==> flow/design.v <==
module scr_data_gen (
  input        rst_n          ,
  input        clk            ,
  input  [2:0] tx_data        ,
  input  [1:0] tx_mode        , 
  input        master_slave_sw      ,
  input        load           ,
  input       valid          ,
  input [32:0] seed           ,
  input        loc_rcvr_status,
  input        tx_enable      ,  
  output         sxn        ,
  output [2:0]   sdn        
  );
 localparam  SEND_Z         = 0;
 localparam  SEND_I         = 1;
 localparam  SEND_N         = 2; 
 localparam  SEND_N_IDLE    = 3;
(* MARK_DEBUG="True" *) wire  [32:0]   scrn   ; 
 wire  [32:0]   scrn_mar   ;
 wire  [32:0]   scrn_slv   ; 
 wire  [2:0]    syn    ; 
 wire  [2:0]    scn    ;
 stream_scrambler stream_scrambler(
       .rst_n   (rst_n   ) ,     
       .clk     (clk     ) ,       
       .load    (load    ) ,      
       .seed    (seed    ) ,
       .valid   (valid   ) ,
       .rand_num(scrn_mar  )   
);
 stream_scr_slv stream_scr_slv(
       .rst_n   (rst_n   ) ,     
       .clk     (clk     ) ,       
       .load    (load    ) ,      
       .seed    (seed    ) ,
       .valid   (valid   ) ,
       .rand_num(scrn_slv  )   
); 
 assign scrn = master_slave_sw ? scrn_slv:scrn_mar;
 assign sxn = scrn[7]^scrn[9]^scrn[12]^scrn[14];
 assign syn[0] = scrn[0];
 assign syn[1] = scrn[3]^scrn[8];
 assign syn[2] = scrn[6]^scrn[16];
 assign scn = (tx_mode == SEND_Z)? 3'b0: syn;
 assign sdn[2]   = tx_enable? (scn[2]^tx_data[2]):(loc_rcvr_status? (~scn[2]):scn[2]);
 assign sdn[1]  = tx_enable? (scn[1]^tx_data[1]) : scn[1];
 assign sdn[0]  = tx_enable? (scn[0]^tx_data[0]) : scn[0]; 
endmodule
`timescale 1ns / 1ps
module stream_scr_slv(
    input               rst_n    ,     
    input               clk      ,       
    input               load     ,      
    input      [32:0]   seed     ,
    input	            valid,
    output     [32:0]    rand_num   
);
reg [32:0]    rand_num ;
always@(posedge clk or negedge rst_n)
begin
    if(!rst_n)
        rand_num    <=0;
    else if(load)
        rand_num <=33'b0;     
    else if (valid)
        begin
            rand_num[0] <= rand_num[32]^ rand_num[19] ;
            rand_num[1] <= rand_num[0]  ;
            rand_num[2] <= rand_num[1]  ;
            rand_num[3] <= rand_num[2]  ;
            rand_num[4] <= rand_num[3]  ;
            rand_num[5] <= rand_num[4]  ;
            rand_num[6] <= rand_num[5];
            rand_num[7] <= rand_num[6];
            rand_num[8] <= rand_num[7];
            rand_num[9] <= rand_num[8];
            rand_num[10] <= rand_num[9];
            rand_num[11] <= rand_num[10];
            rand_num[12] <= rand_num[11];
            rand_num[13] <= rand_num[12];
            rand_num[14] <= rand_num[13];
            rand_num[15] <= rand_num[14];
            rand_num[16] <= rand_num[15];
            rand_num[17] <= rand_num[16];
            rand_num[18] <= rand_num[17];
            rand_num[19] <= rand_num[18];			
            rand_num[20] <= rand_num[19];
            rand_num[21] <= rand_num[20];
            rand_num[22] <= rand_num[21];
            rand_num[23] <= rand_num[22];
            rand_num[24] <= rand_num[23];			
            rand_num[25] <= rand_num[24];
            rand_num[26] <= rand_num[25];
            rand_num[27] <= rand_num[26];
            rand_num[28] <= rand_num[27];
            rand_num[29] <= rand_num[28];			
            rand_num[30] <= rand_num[29];
            rand_num[31] <= rand_num[30];
            rand_num[32] <= rand_num[31];			
        end
     else    rand_num    <=seed      ;       
end
endmodule
`timescale 1ns / 1ps
module stream_scrambler(
    input               rst_n    ,     
    input               clk      ,       
    input               load     ,      
    input      [32:0]   seed     ,
    input	            valid,
    output     [32:0]    rand_num   
);
reg [32:0]    rand_num ;
always@(posedge clk or negedge rst_n)
begin
    if(!rst_n)
        rand_num    <=0;
    else if(load)
        rand_num <=33'b0;     
    else if (valid)
        begin
            rand_num[0] <= rand_num[32]^ rand_num[12] ;
            rand_num[1] <= rand_num[0]  ;
            rand_num[2] <= rand_num[1]  ;
            rand_num[3] <= rand_num[2]  ;
            rand_num[4] <= rand_num[3]  ;
            rand_num[5] <= rand_num[4]  ;
            rand_num[6] <= rand_num[5];
            rand_num[7] <= rand_num[6];
            rand_num[8] <= rand_num[7];
            rand_num[9] <= rand_num[8];
            rand_num[10] <= rand_num[9];
            rand_num[11] <= rand_num[10];
            rand_num[12] <= rand_num[11];
            rand_num[13] <= rand_num[12];
            rand_num[14] <= rand_num[13];
            rand_num[15] <= rand_num[14];
            rand_num[16] <= rand_num[15];
            rand_num[17] <= rand_num[16];
            rand_num[18] <= rand_num[17];
            rand_num[19] <= rand_num[18];			
            rand_num[20] <= rand_num[19];
            rand_num[21] <= rand_num[20];
            rand_num[22] <= rand_num[21];
            rand_num[23] <= rand_num[22];
            rand_num[24] <= rand_num[23];			
            rand_num[25] <= rand_num[24];
            rand_num[26] <= rand_num[25];
            rand_num[27] <= rand_num[26];
            rand_num[28] <= rand_num[27];
            rand_num[29] <= rand_num[28];			
            rand_num[30] <= rand_num[29];
            rand_num[31] <= rand_num[30];
            rand_num[32] <= rand_num[31];			
        end
     else    rand_num    <=seed      ;       
end
endmodule
Reports on scr_data_gen
What the tools print for scr_data_gen, step after step.
Lines are those of the file above, counted from 1.
Operators: Yosys type, input widths -> output width; for muxes data width and select width s.
Library cell names are shortened.
{ "inputs": {"design": "scr_data_gen", "clk_port": "clk", "library": "sky130hd", "pvt_corner": "tt_025C_1v80"} }

Word-level counts
Yosys after proc, flatten, opt, wreduce and memory -nomap, before mapping. Enables and synchronous resets that opt folds into registers are not counted as muxes. Memory bits, and registers merged into a memory's read port (data or address), are not among the register bits. Print and check cells are not counted. Equal cells are merged and count once.
{ "op_classes": {"n_mux": 138, "n_logic": 11, "reduce_and_logical": 1} }
{ "ops": {"columns": ["op", "count"], "rows": [
  ["$mux 1", 136],
  ["$mux 17", 1],
  ["$xor 1x1->1", 10],
  ["$mux 3", 1],
  ["$logic_not 2->1", 1],
  ["$not 1->1", 1]
]} }
{ "word_totals": {"regBits": 66, "in_bits": 45, "out_inout_bits": 4, "elab_cells": 152} }

Logic depth
Yosys ltp: most cells in a row. Word level: on the elaborated netlist, between registers, memories and ports. Mapped: between sequential cells and ports; inverters and the memories' decode and read muxes count.
{ "logic_depth": {"ltp_word": 6, "ABC_AREA": 0, "ltp_mapped": 5, "depth_no_buf": 3} }

Mapped cells and area
Source: synth_stat.txt of the flow (Yosys; design flattened, memories mapped). It holds for the ABC_AREA given above (unset counts as 0); a run with the other value may have another netlist.
{ "synth_totals": {"stdcells": 272, "yosys_area_um2": 2741.4, "sequential_area_um2": 1651.6, "flip_flops": 66, "buf_cells": 18} }
{ "types": {"columns": ["type", "count", "area_total_um2"], "rows": [
  ["dfrtp_1", 66, 1.65E+03],
  ["a21oi_1", 66, 330.317],
  ["nand2_1", 66, 247.738],
  ["nand2b_1", 32, 200.192],
  ["xnor2_1", 11, 96.342],
  ["buf_2", 11, 55.053],
  ["mux2i_1", 3, 30.029],
  ["xor2_1", 3, 26.275],
  ["buf_4", 2, 15.014],
  ["clkbuf_1", 4, 15.014],
  ["mux2_4", 1, 15.014],
  ["o21bai_1", 2, 15.014],
  ["o22ai_2", 1, 12.512],
  ["buf_6", 1, 11.261],
  ["o21ai_2", 1, 8.758],
  ["o22ai_1", 1, 6.256],
  ["o21ai_1", 1, 5.005]
]} }
By module: a second synthesis without flattening, with its own total; a netlist apart from the flattened one above.
{ "unflattened": {"hier_cells": 239, "hier_area_um2": 2947.8} }
Each row is one instance without its submodules.
{ "modules": {"columns": ["module", "instances", "n_cells", "mod_area_um2", "mod_seq_area_um2"], "rows": [
  ["stream_scr_slv", 1, 108, 1376.3, 825.8],
  ["stream_scrambler", 1, 108, 1376.3, 825.8],
  ["scr_data_gen", 1, 23, 195.2, 0.0]
]} }

Timing after synthesis
OpenSTA on the mapped netlist: ideal clock, no wires. The path of least setup slack (recovery checks aside). Input and output delay are each 20% of the period. Register names are those of the netlist, which keeps one name where synthesis merged equal registers.
{ "synth_timing": {"path_kind": "register to output", "start": "reg stream_scrambler.rand_num[0]", "end": "out sdn[0]", "tclk_ns": 1.64, "output_delay_ns": 0.328, "launch_ns": 0.000, "t_arrival_ns": 0.915, "required_ns": 1.312, "slack_ns": 0.397, "delay_ns": 0.915, "path_stages": 4, "path_buffers": 0, "period_less_setup_slack_ns": 1.243} }
"delay_ns" is the arrival time less input delay plus setup time.
A path that ends at an output port has no setup time.
"path_stages" counts driving pins, that of a launching flip-flop among them; a cell with two outputs on the path counts twice.
"period_less_setup_slack_ns" is the clock period less the worst setup slack; recovery checks do not enter. This is arithmetic on one report: input and output delays are still those of the set period (20% each).
Between the ends stands the longest chain of elaborated cells between them, by number of cells; it is not shown to be the way that was timed. Of several equally long chains one is given.
A line is the first line of the expression or statement that the cell stems from. Yosys adds cells for indexed reads and writes and turns some case tables into memories.
A register here has more assigning lines than the two given.
{ "synth_via": {"cell_sequence": "dfrtp_1 > mux2_4 > o21ai_2 > xor2_1", "elab_chain_len": 4, "cone_cells": 4, "cone_lines": 3, "cone_classes": "mux: 3; logic: 1"} }
{ "synth_rtl": {"columns": ["item", "line", "rtl"], "rows": [
  ["from (decl)", 112, "output     [32:0]    rand_num"],
  ["from (assign)", 123, "rand_num[0] <= rand_num[32]^ rand_num[12] ;"],
  ["from (assign)", 157, "else    rand_num    <=seed      ;"],
  ["$mux 17", 40, "assign scrn = master_slave_sw ? scrn_slv:scrn_mar;"],
  ["$mux 3", 45, "assign scn = (tx_mode == SEND_Z)? 3'b0: syn;"],
  ["$xor 1x1->1", 48, "assign sdn[0]  = tx_enable? (scn[0]^tx_data[0]) : scn[0];"],
  ["$mux 1", 48, null],
  ["to (decl)", 13, "output [2:0]   sdn"]
]} }

Timing after layout
From the final timing report of run B: the path of least setup slack in the routed layout; clock arrival at registers is part of the times.
{ "layout_timing": {"path_kind": "register to output", "start": "reg stream_scrambler.rand_num[0]", "end": "out sdn[0]", "tclk_ns": 0.881, "output_delay_ns": 0.18, "launch_ns": 0.33, "t_arrival_ns": 1.37, "required_ns": 0.70, "slack_ns": -0.66, "path_stages": 5, "path_buffers": 1} }
Between the ends stands the longest chain of elaborated cells between them, by number of cells; it is not shown to be the way that was timed. Of several equally long chains one is given.
A register here has more assigning lines than the two given.
{ "layout_via": {"cell_sequence": "dfrtp_1 > mux2_4 > o21ai_4 > xor2_2 > buf_2", "elab_chain_len": 4, "cone_cells": 4, "cone_lines": 3, "cone_classes": "mux: 3; logic: 1"} }
{ "layout_rtl": {"columns": ["item", "line", "rtl"], "rows": [
  ["from (decl)", 112, "output     [32:0]    rand_num"],
  ["from (assign)", 123, "rand_num[0] <= rand_num[32]^ rand_num[12] ;"],
  ["from (assign)", 157, "else    rand_num    <=seed      ;"],
  ["$mux 17", 40, "assign scrn = master_slave_sw ? scrn_slv:scrn_mar;"],
  ["$mux 3", 45, "assign scn = (tx_mode == SEND_Z)? 3'b0: syn;"],
  ["$xor 1x1->1", 48, "assign sdn[0]  = tx_enable? (scn[0]^tx_data[0]) : scn[0];"],
  ["$mux 1", 48, null],
  ["to (decl)", 13, "output [2:0]   sdn"]
]} }

Subject: scr_data_gen on sky130hd, stored results

Hello all,

Measured results for scr_data_gen: 2 stored runs of the Yosys and OpenROAD flow on sky130hd. The settings differ; the order carries no meaning. The constraints put input and output delay at 20% of the set period each and load the outputs with 0.01 pF.
By "period_reached_ns" is meant the clock period of the run minus its worst setup slack. This is arithmetic on one report: input and output delays are still those of the set period (20% each).
By "critical_path_time_ns" is meant the share of the clock period that the worst setup path is allowed (20% is reserved at inputs, 20% at outputs), minus its slack. Clock arrival times at its registers enter into it.
[
  {
    "run": "run A",
    "settings": { "period_ns": 1.74, "CORE_UTILIZATION": 53, "SETUP_SLACK_MARGIN": -0.01, "PLACE_DENSITY_LB_ADDON": 0.05, "CELL_PAD_IN_SITES_GLOBAL_PLACEMENT": 2, "TNS_END_PERCENT": 100, "CTS_CLUSTER_SIZE": 72, "CAP_MARGIN": 20, "SLEW_MARGIN": 0, "CORE_MARGIN": 2 },
    "outcome": "did not finish, placement stopped with FLW-0024"
  },
  {
    "run": "run B",
    "settings": { "period_ns": 0.881, "CORE_UTILIZATION": 25, "PLACE_DENSITY": 0.57, "CORE_MARGIN": 4, "TNS_END_PERCENT": 25, "GPL_ROUTABILITY_DRIVEN": 1, "CTS_CLUSTER_SIZE": 14, "MIN_ROUTING_LAYER": "met1", "MAX_ROUTING_LAYER": "met4", "CAP_MARGIN": 20, "SLEW_MARGIN": 20 },
    "results": { "critical_path_time_ns": 1.37, "critical_path_type": "register to output", "synth_area_um2": 2741.4, "stdcell_area_um2": 3808.7, "period_reached_ns": 1.542, "design_die_area_um2": 12704.7, "setup_ws_ns": -0.661 }
  }
]

Thanks
